==> flow/design.v <==
module EchoFilter
(
input rst,
input AUDIO_CLK, 
input AUD_DACLRCK, 
input [31:0]currentADCData,
output reg [31:0]echoFilterOutput
);
reg [31:0]lastAudioIn;
wire signed [31:0]leftAudio = {{16{currentADCData[31]}}, currentADCData[31:16]};
wire signed [31:0]leftLastInput = {{16{lastAudioIn[31]}}, lastAudioIn[31:16]};
reg signed [31:0]leftResult;
wire signed [31:0]rightAudio = {{16{currentADCData[15]}}, currentADCData[15:0]};
wire signed [31:0]rightLastInput = {{16{lastAudioIn[15]}}, lastAudioIn[15:0]};
reg signed [31:0]rightResult;
always @ (*)
begin
	leftResult = (($signed(32'd3) * $signed(leftLastInput)) / $signed(32'd4)) + $signed(leftAudio) ;
	rightResult = (($signed(32'd3) * $signed(rightLastInput)) / $signed(32'd4)) + $signed(rightAudio);
	echoFilterOutput[31:16] = leftResult[15:0];
	echoFilterOutput[15:0] =  rightResult[15:0];
end
always @ (posedge AUDIO_CLK or negedge rst)
begin	
	if(rst == 0)
		lastAudioIn <= 32'd0;
	else 
		if(AUD_DACLRCK == 1'b1)
			lastAudioIn <= currentADCData;
end
endmodule
Tool chain data of EchoFilter. The steps from the RTL of EchoFilter to its reports follow in flow order. Lines are those of the file above, counted from 1. A cell with -- has no value.

Top: EchoFilter. Clock: AUDIO_CLK. Standard-cell library: sky130hd. Library corner: tt_025C_1v80.

Word-level counts. Source: Yosys, flattened and elaborated, memories not mapped. Widths are those after wreduce; folded enables and synchronous resets count as part of the registers. Registers that Yosys merges into a memory's read port (data or address) are not register bits. Print and check cells do not count. Equal cells are merged and count once.

The entry for add/subtract/negate cells reads 4. The entry for multipliers reads 2. The entry for reductions and logical operators reads 2. For bitwise operators the number is 2.

Operators with widths (count): multiplier 3 x 16 -> 19 bit (first input constant) (2); adder 16 x 1 -> 16 bit (2); adder 16 bit (2); OR reduction 2 bit (2); bitwise AND 1 bit (2).

Under flip-flop bits (word level) stands 32. Bits of input ports: 35. Under word-level cells stands 11.

Logic depth. Yosys ltp: most cells in a row. Word level: on the elaborated netlist, between registers, memories and ports. Mapped: between sequential cells and ports; inverters and the memories' decode and read muxes count.

The entry for depth in word-level cells reads 5. The entry for ABC_AREA reads 0. The entry for depth in mapped cells reads 20.

After synthesis. Source: synth_stat.txt of the flow (Yosys; design flattened, memories mapped). It holds for the ABC_AREA given above (unset counts as 0); a run with the other value may have another netlist. Totals and module areas in this step are rounded.

Sequential part of the area: 800.8 sq um. Synthesis area: 4418 sq um. For standard cells after synthesis the number is 497. Under mapped flip-flops stands 32.

Cells by type: sky130_fd_sc_hd__ha_1 (count 86, total area 1.08E+03 sq um); sky130_fd_sc_hd__dfrtp_1 (count 32, total area 800.768 sq um); sky130_fd_sc_hd__mux2_2 (count 33, total area 371.606 sq um); sky130_fd_sc_hd__xnor2_1 (count 31, total area 271.51 sq um); sky130_fd_sc_hd__a21oi_1 (count 34, total area 170.163 sq um); sky130_fd_sc_hd__nor2_1 (count 38, total area 142.637 sq um); sky130_fd_sc_hd__o21ai_0 (count 27, total area 135.13 sq um); sky130_fd_sc_hd__inv_1 (count 34, total area 127.622 sq um); sky130_fd_sc_hd__xor2_1 (count 14, total area 122.618 sq um); sky130_fd_sc_hd__fa_1 (count 6, total area 120.115 sq um); sky130_fd_sc_hd__a21o_1 (count 14, total area 105.101 sq um); sky130_fd_sc_hd__o21a_1 (count 11, total area 82.579 sq um); sky130_fd_sc_hd__nor2b_1 (count 12, total area 75.072 sq um); sky130_fd_sc_hd__nand2_1 (count 19, total area 71.318 sq um); sky130_fd_sc_hd__nor3_1 (count 14, total area 70.067 sq um); sky130_fd_sc_hd__nand2b_1 (count 8, total area 50.048 sq um); sky130_fd_sc_hd__a211oi_1 (count 6, total area 45.043 sq um); sky130_fd_sc_hd__a31oi_1 (count 6, total area 37.536 sq um).

Other cell types: 35; their cells: 72.

Worst setup path after synthesis. Source: OpenSTA report_checks on the synthesized netlist (no wires, ideal clock, input and output delay 20% of the period each), path of least setup slack; recovery checks are left aside. Register names are those of the netlist, which keeps one name where synthesis merged equal registers.

Path type: register -> output. Start point: register lastAudioIn[17]. End point: output echoFilterOutput[30]. The entry for arrival time reads 4.560 ns. The entry for stages on the path reads 21. The entry for path delay reads 4.560 ns. The entry for time at the first pin reads 0.000 ns. For output delay the number is 1.200 ns. Path buffers: 0. The entry for data required time reads 4.800 ns. Under period stands 6.0 ns. For slack the number is 0.240 ns. For synthesis period reached the number is 5.76 ns.

"path delay" = arrival - input delay + setup time. A path that ends at an output port has no setup time. "stages on the path": output pins that drive a net of the path, with the launching flip-flop's if there is one; two outputs of one cell count as two. "synthesis period reached" is the clock period less the worst setup slack; recovery checks do not enter. This is arithmetic on one report: input and output delays are still those of the set period (20% each). Between the ends stands the longest chain of elaborated cells between them, by number of cells; it is not shown to be the way that was timed. Of several equally long chains one is given. Each line given opens the expression or statement behind the cell; cells for indexed reads and writes are added by Yosys, which also makes memories of some case tables.

Cell sequence: sky130_fd_sc_hd__dfrtp_1 > sky130_fd_sc_hd__ha_1 > sky130_fd_sc_hd__ha_1 > sky130_fd_sc_hd__inv_1 > sky130_fd_sc_hd__fa_1 > sky130_fd_sc_hd__nor2b_1 > sky130_fd_sc_hd__o21a_1 > sky130_fd_sc_hd__o21ai_0 > sky130_fd_sc_hd__a21oi_1 > sky130_fd_sc_hd__o211ai_1 > sky130_fd_sc_hd__o22ai_1 > sky130_fd_sc_hd__mux2_2 > sky130_fd_sc_hd__fa_1 > sky130_fd_sc_hd__fa_1 > sky130_fd_sc_hd__nor2b_1 > sky130_fd_sc_hd__o21ai_0 > sky130_fd_sc_hd__a21boi_1 > sky130_fd_sc_hd__o41ai_1 > sky130_fd_sc_hd__o21a_1 > sky130_fd_sc_hd__or4_1 > sky130_fd_sc_hd__nand3_1. The entry for cells in the longest elaborated chain reads 5.

Ends and longest elaborated chain, post-synthesis: start, declared (line 9) `reg [31:0]lastAudioIn;`; start, assigned (line 26) `lastAudioIn <= 32'd0;`; start, assigned (line 29) `lastAudioIn <= currentADCData;`; multiplier 3 x 16 -> 19 bit (line 18) `leftResult = (($signed(32'd3) * $signed(leftLastInput)) / $signed(32'd4)) + $signed(leftAudio) ;`; OR reduction 2 bit; bitwise AND 1 bit; adder 16 x 1 -> 16 bit; adder 16 bit (line 18); end, declared (line 7) `output reg [31:0]echoFilterOutput`.

Timing after layout. From the final timing report of record 1: the path of least setup slack in the routed layout; clock arrival at registers is part of the times.

Path type: register -> output. Start point: register lastAudioIn[17]. End point: output echoFilterOutput[30]. For slack the number is 0.34 ns. For output delay the number is 1.66 ns. The entry for arrival time reads 6.28 ns. The entry for data required time reads 6.62 ns. The entry for stages on the path reads 22. The entry for time at the first pin reads 0.28 ns. Path buffers: 1. Under period stands 8.28 ns.

Between the ends stands the longest chain of elaborated cells between them, by number of cells; it is not shown to be the way that was timed. Of several equally long chains one is given.

Cell sequence: sky130_fd_sc_hd__dfrtp_1 > sky130_fd_sc_hd__ha_1 > sky130_fd_sc_hd__ha_1 > sky130_fd_sc_hd__inv_1 > sky130_fd_sc_hd__fa_1 > sky130_fd_sc_hd__nor2b_1 > sky130_fd_sc_hd__o21a_1 > sky130_fd_sc_hd__o21ai_0 > sky130_fd_sc_hd__a21oi_1 > sky130_fd_sc_hd__o211ai_1 > sky130_fd_sc_hd__o22ai_1 > sky130_fd_sc_hd__mux2_2 > sky130_fd_sc_hd__fa_1 > sky130_fd_sc_hd__fa_1 > sky130_fd_sc_hd__nor2b_1 > sky130_fd_sc_hd__o21ai_0 > sky130_fd_sc_hd__a21boi_1 > sky130_fd_sc_hd__o41ai_1 > sky130_fd_sc_hd__o21a_1 > sky130_fd_sc_hd__or4_1 > sky130_fd_sc_hd__nand3_1 > sky130_fd_sc_hd__clkdlybuf4s50_1. The entry for cells in the longest elaborated chain reads 5.

Ends and longest elaborated chain, post-layout: start, declared (line 9) `reg [31:0]lastAudioIn;`; start, assigned (line 26) `lastAudioIn <= 32'd0;`; start, assigned (line 29) `lastAudioIn <= currentADCData;`; multiplier 3 x 16 -> 19 bit (line 18) `leftResult = (($signed(32'd3) * $signed(leftLastInput)) / $signed(32'd4)) + $signed(leftAudio) ;`; OR reduction 2 bit; bitwise AND 1 bit; adder 16 x 1 -> 16 bit; adder 16 bit (line 18); end, declared (line 7) `output reg [31:0]echoFilterOutput`.

Data sheet: physical implementation of EchoFilter

Below are 2 stored runs of the flow (Yosys, OpenROAD; platform sky130hd) on EchoFilter, each with its settings and what was measured, unordered. Constraints: input delay and output delay 20% of the set period each, output load 0.01 pF. "period reached" = clock period - worst setup slack. The figure is calculated, with input and output delays left at 20% of the set period. "allowed time less slack (worst setup path)" is the time allowed to the run's worst setup path (the clock period less input and output delay, where it has them) less its slack. Clock arrival times count: a late capture clock shortens it, a late launch clock lengthens it. By "power" is meant OpenSTA's value without simulated activity: inputs other than the clock are taken to toggle once in ten clock periods, and the tool carries that through the logic. The results are shown rounded.

Record 1 has these settings: period_ns 8.28; CORE_UTILIZATION 35; PLACE_DENSITY 0.72; CORE_ASPECT_RATIO 0.67; CORE_MARGIN 6; CELL_PAD_IN_SITES_GLOBAL_PLACEMENT 1; ABC_AREA 0; GPL_TIMING_DRIVEN 0; MIN_ROUTING_LAYER met1; MAX_ROUTING_LAYER met5; CAP_MARGIN 20; SLEW_MARGIN 20. For the allowed time less slack (worst setup path) the run shows 6.28 ns. Worst setup path type: register -> output. For the die footprint the run shows 15,520 sq um. For the worst-case hold slack the run shows 0.525 ns. For the total negative slack the run shows 0.000 ns. The worst setup slack after layout reads 0.344 ns. The measured period reached is 7.936 ns. The standard-cell area after routing reads 5,434 sq um. For the power the run shows 1,764 uW. The Yosys chip area after synthesis is 4,418 sq um. The post-route utilization stands at 44.3 %.

Record 2 has these settings: period_ns 7.09; CORE_UTILIZATION 70; SETUP_SLACK_MARGIN -0.33; PLACE_DENSITY_LB_ADDON 0.3; GPL_TIMING_DRIVEN 1; CTS_CLUSTER_SIZE 95; CTS_CLUSTER_DIAMETER 224; SLEW_MARGIN 40; CAP_MARGIN 20; CORE_MARGIN 2. For the allowed time less slack (worst setup path) the run shows 5.80 ns. Worst setup path type: register -> output. For the die footprint the run shows 6,963 sq um. For the worst-case hold slack the run shows 0.534 ns. For the total negative slack the run shows -0.247 ns. The worst setup slack after layout reads -0.127 ns. The measured period reached is 7.217 ns. The standard-cell area after routing reads 5,279 sq um. For the power the run shows 2,041 uW. The Yosys chip area after synthesis is 4,418 sq um. The post-route utilization stands at 87.6 %.
